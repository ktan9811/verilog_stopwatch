==> flow/design.v <==
module CLK_DIV(input MCLK, output reg MSCLK = 13'd1);
	reg [12:0] cnt = 13'd0;
	always@(posedge MCLK) begin
		if(cnt != 13'd5000) cnt <= cnt + 1;
		else begin
			cnt <= 0;
			MSCLK <= ~ MSCLK;
		end
	end
endmodule
# Reports on CLK_DIV
# What the tools print for CLK_DIV, step after step.
# Lines are those of the file above, counted from 1.
design:
  top: "CLK_DIV"
  clk_port: "MCLK"
  library: "sky130hd"
  lib_corner: "tt_025C_1v80"

# Word-level counts
# Source: Yosys, flattened and elaborated, memories not mapped. Widths are those after wreduce; folded enables and synchronous resets count as part of the registers. Registers that Yosys merges into a memory's read port (data or address) are not register bits. Print and check cells do not count. Equal cells are merged and count once.
bits:
  register_bits: 14
  in_bits: 1
  output_inout_bits: 1
  word_cells: 5
op_classes:
  add_sub_neg: 1
  equal: 1
  n_logic: 1
ops:
  columns: ["operator", "n"]
  rows:
  - ["adder 13 x 1 -> 13 bit with constant B", 1]
  - ["inequality test 13 bit with constant B", 1]
  - ["inverter 1 bit", 1]

# Depth
# Longest topological path by Yosys (ltp), each cell counted once; first at word level (registers and memories cut), then after technology mapping (sequential cells cut; the memories' decode and read muxes count).
depth:
  depth_word: 1
  abc_area: 0
  mapped_depth: 5
  ltp_nobuf: 5

# Synthesis result
# The flow's flattened synthesis, as Yosys stat reports it; memories are mapped. The netlist is that of the ABC_AREA named above (0 if unset); the other value can give another one.
mapped:
  cells: 61
  yosys_area_um2: 608.1
  seq_area_um2: 290.3
  flip_flops: 14
  buf_cells: 0
by_type:
  columns: ["cell_type", "n", "area_total_um2"]
  rows:
  - ["sky130_fd_sc_hd__dfxtp_1", 13, 260.25]
  - ["sky130_fd_sc_hd__xor2_1", 5, 43.792]
  - ["sky130_fd_sc_hd__edfxtp_1", 1, 30.029]
  - ["sky130_fd_sc_hd__ha_1", 2, 25.024]
  - ["sky130_fd_sc_hd__nor4_4", 1, 21.27]
  - ["sky130_fd_sc_hd__a21oi_1", 4, 20.019]
  - ["sky130_fd_sc_hd__nand3_1", 4, 20.019]
  - ["sky130_fd_sc_hd__inv_1", 5, 18.768]
  - ["sky130_fd_sc_hd__nor2_1", 5, 18.768]
  - ["sky130_fd_sc_hd__xnor2_1", 2, 17.517]
  - ["sky130_fd_sc_hd__o31ai_1", 2, 15.014]
  - ["sky130_fd_sc_hd__or4_1", 2, 15.014]
  - ["sky130_fd_sc_hd__or4b_4", 1, 13.763]
  - ["sky130_fd_sc_hd__nand4_1", 2, 12.512]
  - ["sky130_fd_sc_hd__nand4_2", 1, 12.512]
  - ["sky130_fd_sc_hd__or3_1", 2, 12.512]
  - ["sky130_fd_sc_hd__nand4bb_1", 1, 11.261]
  - ["sky130_fd_sc_hd__nor3_1", 2, 10.01]
# Not listed: further types 4, cells in them 6.

# Path before layout
# OpenSTA on the mapped netlist: ideal clock, no wires. The path of least setup slack (recovery checks aside). Input and output delay are each 20% of the period. Register names are those of the netlist, which keeps one name where synthesis merged equal registers.
synth_path:
  kind: "reg2reg"
  startpoint: "register cnt[10]"
  endpoint: "register MSCLK"
  period_ns: 1.85
  setup_ns: 0.357
  t_first_pin_ns: 0.000
  arrival_ns: 1.165
  required_time_ns: 1.493
  path_slack_ns: 0.327
  path_delay_ns: 1.522
  path_stages: 3
  n_path_buf: 0
  period_less_setup_slack_ns: 1.523
# "path_delay_ns" = arrival - input delay + setup time.
# "path_stages": output pins that drive a net of the path, with the launching flip-flop's if there is one; two outputs of one cell count as two.
# "period_less_setup_slack_ns" = period - worst setup slack (recovery checks aside). The figure is calculated, with input and output delays left at 20% of the set period.
# The rows between start and end are the longest chain of elaborated cells between them; the timing report does not say that the signal goes this way. Where chains are equally long, one stands for them.
# A line is the first line of the expression or statement that the cell stems from. Yosys adds cells for indexed reads and writes and turns some case tables into memories.
synth_via:
  cell_sequence: "sky130_fd_sc_hd__dfxtp_1 sky130_fd_sc_hd__or4b_4 sky130_fd_sc_hd__nor4_4"
  elab_chain_cells: 1
  cone_cells: 1
  lines_between: 1
  cone_classes: "eq/ne (1)"
synth_rtl:
  columns: ["element", "line", "source"]
  rows:
  - ["start, declared", 2, "reg [12:0] cnt = 13'd0;"]
  - ["start, assigned", 4, "if(cnt != 13'd5000) cnt <= cnt + 1;"]
  - ["start, assigned", 6, "cnt <= 0;"]
  - ["inequality test 13 bit", 4, null]
  - ["end, assigned", 7, "MSCLK <= ~ MSCLK;"]
  - ["end, declared", 1, "module CLK_DIV(input MCLK, output reg MSCLK = 13'd1);"]

# Worst path after layout
# Path of least setup slack in the final report of run 1 (OpenROAD, finished layout, wires in). Where an end is a register, its clock arrival counts in the times.
layout_path:
  kind: "reg2out"
  startpoint: "register MSCLK"
  endpoint: "output MSCLK"
  period_ns: 2.43
  out_delay_ns: 0.49
  t_first_pin_ns: 0.28
  arrival_ns: 1.18
  required_time_ns: 1.94
  path_slack_ns: 0.76
  path_stages: 2
  n_path_buf: 1
layout_via:
  cell_sequence: "sky130_fd_sc_hd__edfxtp_1 sky130_fd_sc_hd__clkdlybuf4s50_1"
  elab_chain_cells: 0
  cone_cells: 0
  lines_between: 0
layout_rtl:
  columns: ["element", "line", "source"]
  rows:
  - ["start, declared", 1, "module CLK_DIV(input MCLK, output reg MSCLK = 13'd1);"]
  - ["start, assigned", 7, "MSCLK <= ~ MSCLK;"]
  - ["end, declared", 1, null]

==> results <==
Top module CLK_DIV; platform sky130hd; tools Yosys and OpenROAD; 2 stored runs in no particular order. Input and output delays are each 20% of the period that was set; the output load is 0.01 pF.
By "achievedPeriod_ns" is meant the clock period of the run minus its worst setup slack. This is arithmetic on one report: input and output delays are still those of the set period (20% each).

--- run 1 ---
==> flow/run.sh <==
#!/bin/bash
# the make line also repeats the synthesis and layout settings of config.mk as NAME=value (left out here)
make -C /OpenROAD-flow-scripts/flow DESIGN_CONFIG=/design/flow/config.mk WORK_HOME=/design/flow/orfs CLKGATE_MAP_FILE= finish
==> flow/config.mk <==
export PLATFORM = sky130hd
export DESIGN_NAME = CLK_DIV
export DESIGN_NICKNAME = CLK_DIV
export VERILOG_FILES = /design/flow/design.v
export SDC_FILE = /design/flow/constraint.sdc
export NUM_CORES = 4
export LEC_CHECK = 0
export CAP_MARGIN = 20
export CORE_MARGIN = 2
export CORE_UTILIZATION = 40
export SLEW_MARGIN = 20
==> flow/constraint.sdc <==
create_clock -name core_clock -period 2.43 [get_ports {MCLK}]
set_input_delay 0.4860 -clock core_clock [delete_from_list [all_inputs] [get_ports {MCLK}]]
set_output_delay 0.4860 -clock core_clock [all_outputs]
set_load 0.01 [all_outputs]

==> results, as YAML <==
results:
  setup_ws_ns: 0.761
  dieArea_um2: 1848.1
  yosys_chip_area_um2: 608.1
  post_route_util_pct: 45.2
  timing.hold.ws_ns: 0.484
  achievedPeriod_ns: 1.669

--- run 2 ---
==> flow/run.sh <==
#!/bin/bash
# the make line also repeats the synthesis and layout settings of config.mk as NAME=value (left out here)
make -C /OpenROAD-flow-scripts/flow DESIGN_CONFIG=/design/flow/config.mk WORK_HOME=/design/flow/orfs CLKGATE_MAP_FILE= finish
==> flow/config.mk <==
export PLATFORM = sky130hd
export DESIGN_NAME = CLK_DIV
export DESIGN_NICKNAME = CLK_DIV
export VERILOG_FILES = /design/flow/design.v
export SDC_FILE = /design/flow/constraint.sdc
export NUM_CORES = 4
export LEC_CHECK = 0
export CAP_MARGIN = 20
export CORE_ASPECT_RATIO = 1.11
export CORE_MARGIN = 2
export CORE_UTILIZATION = 44
export GPL_ROUTABILITY_DRIVEN = 0
export HOLD_SLACK_MARGIN = 0.21
export PLACE_DENSITY_LB_ADDON = 0.29
export SETUP_SLACK_MARGIN = 0.33
export SLEW_MARGIN = 20
==> flow/constraint.sdc <==
create_clock -name core_clock -period 1.56 [get_ports {MCLK}]
set_input_delay 0.3120 -clock core_clock [delete_from_list [all_inputs] [get_ports {MCLK}]]
set_output_delay 0.3120 -clock core_clock [all_outputs]
set_load 0.01 [all_outputs]

==> results, as YAML <==
results:
  setup_ws_ns: 0.092
  dieArea_um2: 1695.7
  yosys_chip_area_um2: 608.1
  post_route_util_pct: 58.7
  timing.hold.ws_ns: 0.493
  achievedPeriod_ns: 1.468
