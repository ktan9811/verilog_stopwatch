==> flow/design.v <==
module output_sel (
		  input  mclk,
        input  [1:0] state,
        input  [7:0] ms, s, m,
        output wire [7:0] out_ms, out_s, out_m
);
reg  [7:0] lp_ms = 8'b0, lp_s = 8'b0, lp_m = 8'b0;
assign out_ms = ((state==2'd2) ? lp_ms : ms);
assign out_s  = ((state==2'd2) ? lp_s : s);
assign out_m  = ((state==2'd2) ? lp_m : m);
always @(posedge mclk)
begin
	if(state == 2'd1) begin
		lp_ms <= ms;
		lp_s <= s;
		lp_m <= m;
	end
end
endmodule
# --- Step by step through the tools: output_sel ---
# Tool output for the design above, in the order of the flow.
# Line numbers count from 1 in the design file above.
# Operators: Yosys type, input widths -> output width; for muxes data width and select width s.
# Cell names lack the library's common part.
setup:
  top_module: "output_sel"
  clock: "mclk"
  library: "sky130hd"
  corner: "tt_025C_1v80"

# --- Word level ---
# Source: Yosys, flattened and elaborated, memories not mapped. Widths are those after wreduce; folded enables and synchronous resets count as part of the registers. Registers that Yosys merges into a memory's read port (data or address) are not register bits. Print and check cells do not count. Equal cells are merged and count once.
word_totals:
  register_bits: 24
  inputBits: 27
  out_inout_bits: 24
  wordCells: 8
op_classes:
  eq_ne: 2
  mux: 3
ops:
  columns: ["op", "count"]
  rows:
  - ["$mux 8", 3]
  - ["$eq 2x1->1 const B", 1]
  - ["$eq 2x2->1 const B", 1]

# --- Logic depth ---
# Longest topological path by Yosys (ltp), each cell counted once; first at word level (registers and memories cut), then after technology mapping (sequential cells cut; the memories' decode and read muxes count).
logic_depth:
  word_depth: 2
  ABC_AREA: 0
  mapped_depth: 4
  ltp_nobuf: 2

# --- After synthesis ---
# The flow's flattened synthesis, as Yosys stat reports it; memories are mapped. The netlist is that of the ABC_AREA named above (0 if unset); the other value can give another one.
# Totals and module areas in this step are rounded.
mapped:
  stdcells: 53
  mapped_area_um2: 1100
  seq_area_um2: 720
  ff_cells: 24
  buf_cells: 3
types:
  columns: ["cell", "count", "type_area_um2"]
  rows:
  - ["edfxtp_1", 24, 720.691]
  - ["mux2_4", 20, 300.288]
  - ["mux2_2", 4, 45.043]
  - ["buf_12", 2, 40.038]
  - ["nor2b_4", 1, 13.763]
  - ["buf_6", 1, 11.261]
  - ["and2b_2", 1, 8.758]

# --- Timing after synthesis ---
# Source: OpenSTA report_checks on the synthesized netlist (no wires, ideal clock, input and output delay 20% of the period each), path of least setup slack; recovery checks are left aside. Register names are those of the netlist, which keeps one name where synthesis merged equal registers.
synth_timing:
  path_kind: "input to output"
  from: "input state[1]"
  to: "output out_m[0]"
  period_ns: 1.34
  in_delay_ns: 0.268
  out_delay_ns: 0.268
  launch_ns: 0.268
  t_arrival_ns: 0.959
  required_ns: 1.072
  slack_ns: 0.113
  delay_ns: 0.691
  driving_pins: 4
  n_path_buf: 2
  synth_period_reached_ns: 1.227
# "delay_ns" = arrival - input delay + setup time.
# At an output port there is no setup time.
# "driving_pins" counts driving pins, that of a launching flip-flop among them; a cell with two outputs on the path counts twice.
# "synth_period_reached_ns" = period - worst setup slack (recovery checks aside). The figure is calculated, with input and output delays left at 20% of the set period.
# The rows between start and end are the longest chain of elaborated cells between them; the timing report does not say that the signal goes this way. Where chains are equally long, one stands for them.
# Each line given opens the expression or statement behind the cell; cells for indexed reads and writes are added by Yosys, which also makes memories of some case tables.
synth_via:
  cell_sequence: "nor2b_4 -> buf_6 -> buf_12 -> mux2_4"
  elab_chain_cells: 2
  cells_between: 2
  cone_classes: "1 x eq/ne; 1 x mux"
synth_lines:
  columns: ["item", "line", "rtl"]
  rows:
  - ["from (decl)", 3, "input  [1:0] state,"]
  - ["$eq 2x2->1", 10, "assign out_m  = ((state==2'd2) ? lp_m : m);"]
  - ["$mux 8", 10, null]
  - ["to (decl)", 5, "output wire [7:0] out_ms, out_s, out_m"]

# --- Worst path after layout ---
# From the final timing report of run 1: the path of least setup slack in the routed layout; clock arrival at registers is part of the times.
layout_timing:
  path_kind: "input to output"
  from: "input state[0]"
  to: "output out_s[5]"
  period_ns: 1.46
  in_delay_ns: 0.29
  out_delay_ns: 0.29
  launch_ns: 0.29
  t_arrival_ns: 1.23
  required_ns: 1.17
  slack_ns: -0.06
  driving_pins: 6
  n_path_buf: 4
# The rows between start and end are the longest chain of elaborated cells between them; the timing report does not say that the signal goes this way. Where chains are equally long, one stands for them.
layout_via:
  cell_sequence: "buf_8 -> nor2b_4 -> buf_12 -> buf_12 -> mux2_4 -> buf_6"
  elab_chain_cells: 2
  cells_between: 2
  cone_classes: "1 x eq/ne; 1 x mux"
layout_lines:
  columns: ["item", "line", "rtl"]
  rows:
  - ["from (decl)", 3, "input  [1:0] state,"]
  - ["$eq 2x2->1", 9, "assign out_s  = ((state==2'd2) ? lp_s : s);"]
  - ["$mux 8", 9, null]
  - ["to (decl)", 5, "output wire [7:0] out_ms, out_s, out_m"]

Hand-over note for output_sel

Measured results for output_sel: 2 stored runs of the Yosys and OpenROAD flow on sky130hd. The settings differ; the order carries no meaning. The constraints put input and output delay at 20% of the set period each and load the outputs with 0.01 pF.
"timing.achieved_period_ns" means the clock period less the worst setup slack. The figure is calculated, with input and output delays left at 20% of the set period.
By "timing.worst_path_ns" is meant the share of the clock period that the worst setup path is allowed (20% is reserved at inputs, 20% at outputs), minus its slack. Clock arrival times at its registers enter into it.
By "power_total_w" is meant OpenSTA's value without simulated activity: inputs other than the clock are taken to toggle once in ten clock periods, and the tool carries that through the logic.
Results are given in rounded form.

--- run 1 ---
==> flow/run.sh <==
#!/bin/bash
# the make line also repeats the synthesis and layout settings of config.mk as NAME=value (left out here)
make -C /OpenROAD-flow-scripts/flow DESIGN_CONFIG=/design/flow/config.mk WORK_HOME=/design/flow/orfs CLKGATE_MAP_FILE= finish
==> flow/config.mk <==
export PLATFORM = sky130hd
export DESIGN_NAME = output_sel
export DESIGN_NICKNAME = output_sel
export VERILOG_FILES = /design/flow/design.v
export SDC_FILE = /design/flow/constraint.sdc
export NUM_CORES = 4
export LEC_CHECK = 0
export ABC_AREA = 0
export CAP_MARGIN = 20
export CORE_ASPECT_RATIO = 1.26
export CORE_MARGIN = 7
export CORE_UTILIZATION = 31
export GPL_ROUTABILITY_DRIVEN = 0
export PLACE_DENSITY_LB_ADDON = 0.19
export SLEW_MARGIN = 20
export TNS_END_PERCENT = 60
==> flow/constraint.sdc <==
create_clock -name core_clock -period 1.46 [get_ports {mclk}]
set_input_delay 0.2920 -clock core_clock [delete_from_list [all_inputs] [get_ports {mclk}]]
set_output_delay 0.2920 -clock core_clock [all_outputs]
set_load 0.01 [all_outputs]

==> results, as YAML <==
results:
  yosys_chip_area_um2: 1100
  total_die_area_um2: 5600
  stdcell_area_um2: 1900
  fin_util_pct: 54
  timing.setup.ws_ns: -0.057
  total_negative_slack_ns: -1.0
  final_hold_ws_ns: 0.58
  power_total_w: 0.0016
  timing.achieved_period_ns: 1.517
  timing.worst_path_ns: 0.93
  path_kind: "input to output"

--- run 2 ---
==> flow/run.sh <==
#!/bin/bash
# the make line also repeats the synthesis and layout settings of config.mk as NAME=value (left out here)
make -C /OpenROAD-flow-scripts/flow DESIGN_CONFIG=/design/flow/config.mk WORK_HOME=/design/flow/orfs CLKGATE_MAP_FILE= finish
==> flow/config.mk <==
export PLATFORM = sky130hd
export DESIGN_NAME = output_sel
export DESIGN_NICKNAME = output_sel
export VERILOG_FILES = /design/flow/design.v
export SDC_FILE = /design/flow/constraint.sdc
export NUM_CORES = 4
export LEC_CHECK = 0
export ABC_AREA = 0
export CAP_MARGIN = 20
export CORE_ASPECT_RATIO = 1.5
export CORE_MARGIN = 2
export CORE_UTILIZATION = 69
export GPL_TIMING_DRIVEN = 1
export PLACE_DENSITY = 0.6
export SLEW_MARGIN = 20
export TNS_END_PERCENT = 60
==> flow/constraint.sdc <==
create_clock -name core_clock -period 1.66 [get_ports {mclk}]
set_input_delay 0.3320 -clock core_clock [delete_from_list [all_inputs] [get_ports {mclk}]]
set_output_delay 0.3320 -clock core_clock [all_outputs]
set_load 0.01 [all_outputs]

==> results, as YAML <==
outcome: "stopped before the end: placement reported GPL-0301"

End of note.
